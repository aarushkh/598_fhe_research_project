==> flow/design.v <==
`timescale 1ns/100fs
module SRAM_myname (A,CE,WEB,OEB,CSB,I,O);
input 				CE;
input 				WEB;
input 				OEB;
input 				CSB;
input 	[6:0] 		A;
input 	[15:0] 	I;
output 	[15:0] 	O;
reg    	[15:0]   	memory[127:0];
reg  	[15:0]	data_out1;
reg 	[15:0] 	O;
wire 				RE;
wire 				WE;
and u1 (RE, ~CSB,  WEB);
and u2 (WE, ~CSB, ~WEB);
always @ (posedge CE) 
	if (RE)
		data_out1 = memory[A];
	else 
	   if (WE)
		memory[A] = I;
always @ (data_out1 or OEB)
	if (!OEB) 
		O = data_out1;
	else
		O =  16'bz;
endmodule
# Tool chain data of SRAM_myname
# The steps from the RTL of SRAM_myname to its reports follow in flow order.
# Line numbers count from 1 in the design file above.
# Cell names lack the library's common part.
# A cell with - has no value.
[setup] design="SRAM_myname" clock_port="CE" cell_library="sky130hd" pvt_corner="tt_025C_1v80"

# Elaborated design
# Source: Yosys, flattened and elaborated, memories not mapped. Widths are those after wreduce; folded enables and synchronous resets count as part of the registers. Registers that Yosys merges into a memory's read port (data or address) are not register bits. Print and check cells do not count. Equal cells are merged and count once.
# Yosys's memory passes give these memory sizes; they may raise the number of words (mostly to a power of two), join words into wider ones and drop unused or constant bits.
[word_totals] register_bits=0 ram_bits=2048 clocked_rd_ports_x_width=16 n_memories=1 in_bits=27 output_inout_bits=16 elab_cells=12
[memory_table] memory="memory" size=128 width=16 rd=1 write_ports=1 line_no=10 source="reg [15:0] memory[127:0];"
[op_classes] muxes=7 n_logic=4
[op_table] operator="16-bit two-way mux" count=3
[op_table] operator="7-bit two-way mux" count=2
[op_table] operator="1-bit bitwise AND" count=2
[op_table] operator="1-bit NOT" count=2
[op_table] operator="1-bit two-way mux" count=2

# Logic depth
# Longest topological path by Yosys (ltp), each cell counted once; first at word level (registers and memories cut), then after technology mapping (sequential cells cut; the memories' decode and read muxes count).
[logic_depth] word_depth=4 abc_area=0 mapped_depth=12 mapped_depth_nobuf=6

# After synthesis
# The flow's flattened synthesis, as Yosys stat reports it; memories are mapped. The netlist is that of the ABC_AREA named above (0 if unset); the other value can give another one.
# Totals and module areas in this step are rounded.
[mapped] mapped_cells=4770 yosys_area_um2=80610 sequential_area_um2=61980 flip_flops=2064
[types] cell="edfxtp_1" count=2064
[types] cell="mux2i_1" count=230
[types] cell="a221oi_1" count=244
[types] cell="a22oi_1" count=255
[types] cell="a21oi_1" count=281
[types] cell="mux2_2" count=120
[types] cell="o21ai_0" count=200
[types] cell="nor2_1" count=257
[types] cell="buf_2" count=165
[types] cell="a211oi_1" count=74
[types] cell="o221ai_1" count=63
[types] cell="mux4_2" count=22
[types] cell="o22ai_1" count=78
[types] cell="clkbuf_1" count=117
[types] cell="nand2_1" count=106
[types] cell="buf_4" count=46
[types] cell="a211o_1" count=39
[types] cell="nor2b_1" count=54
# Not listed: further types 59, cells in them 355.

# Path before layout
# Source: OpenSTA report_checks on the synthesized netlist (no wires, ideal clock, input and output delay 20% of the period each), path of least setup slack; recovery checks are left aside. Register names are those of the netlist, which keeps one name where synthesis merged equal registers.
[synth_path] kind="input-to-reg" from="input A[2]" to="memory memory[89][0]" clock_period_ns=4.04 input_delay_ns=0.808 setup_time_ns=0.430 t_first_pin_ns=0.808 t_arrival_ns=3.401 required_ns=3.610 slack_ns=0.209 delay_ns=3.023 path_stages=7 path_buffers=6 period_less_setup_slack_ns=3.831
# "delay_ns" is the arrival time less input delay plus setup time.
# "path_stages" counts driving pins, that of a launching flip-flop among them; a cell with two outputs on the path counts twice.
# "period_less_setup_slack_ns" = period - worst setup slack (recovery checks aside). The figure is calculated, with input and output delays left at 20% of the set period.
# The rows between start and end are the longest chain of elaborated cells between them; the timing report does not say that the signal goes this way. Where chains are equally long, one stands for them.
# Each line given opens the expression or statement behind the cell; cells for indexed reads and writes are added by Yosys, which also makes memories of some case tables.
[synth_via] path_cell_list="buf_6 -> buf_4 -> buf_2 -> buf_4 -> buf_2 -> buf_2 -> nor4_1" elab_chain_len=2 cone_cells=2 cone_lines=2 cone_classes="mux (2)"
[synth_lines] item="from (decl)" line_no=7 source="input [6:0] A;"
[synth_lines] item="7-bit two-way mux" line_no=21 source="if (WE)"
[synth_lines] item="7-bit two-way mux" line_no=18 source="if (RE)"
[synth_lines] item="to (decl)" line_no=10 source="reg [15:0] memory[127:0];"

# Worst path after layout
# From the final timing report of record 1: the path of least setup slack in the routed layout; clock arrival at registers is part of the times.
[layout_path] kind="input-to-reg" from="input A[2]" to="register data_out1[3]" clock_period_ns=4.21 input_delay_ns=0.84 setup_time_ns=0.13 t_first_pin_ns=0.84 t_arrival_ns=4.21 required_ns=4.92 slack_ns=0.71 path_stages=9 path_buffers=4
[layout_via] path_cell_list="buf_8 -> and2b_4 -> buf_4 -> a21oi_1 -> o221ai_1 -> a221oi_1 -> buf_4 -> o32ai_1 -> buf_4"
[layout_lines] item="from (decl)" line_no=7 source="input [6:0] A;"
[layout_lines] item="to (decl)" line_no=11 source="reg [15:0] data_out1;"
# Chain of elaborated cells between the ends: none given.

## Implementation results

2 stored runs of SRAM_myname in the flow (synthesis by Yosys, layout by OpenROAD, sky130hd cells), in arbitrary order. Constraints: input delay and output delay 20% of the set period each, output load 0.01 pF.
"achieved clock period" is the run's clock period less its worst setup slack. It is reckoned from that one timing run; input and output delays stay at 20% of the period that was set.
"power": no workload was simulated; the value follows from the tool's default switching activity.
Measured values are rounded.
[record 1] settings: period_ns=4.21, CORE_UTILIZATION=28, CAP_MARGIN=20, CORE_MARGIN=2, SLEW_MARGIN=20
[record 1] result: chip area after synthesis (Yosys) 80610 um^2, die area 292200 um^2, utilization 33.2%, worst setup slack after layout 0.707 ns, total negative slack 0.000 ns, worst hold slack 0.554 ns, power 42.97 mW, achieved clock period 3.503 ns
[record 2] settings: period_ns=2.33, CORE_UTILIZATION=33, PLACE_DENSITY_LB_ADDON=0.05, CORE_MARGIN=9, CELL_PAD_IN_SITES_DETAIL_PLACEMENT=1, TNS_END_PERCENT=25, GPL_ROUTABILITY_DRIVEN=0, CTS_CLUSTER_SIZE=20, CTS_CLUSTER_DIAMETER=175, MIN_ROUTING_LAYER=met1, MAX_ROUTING_LAYER=met4, CAP_MARGIN=20, SLEW_MARGIN=20
[record 2] result: chip area after synthesis (Yosys) 80610 um^2, die area 262400 um^2, utilization 40.6%, worst setup slack after layout -0.365 ns, total negative slack -0.808 ns, worst hold slack 0.078 ns, power 68.68 mW, achieved clock period 2.695 ns
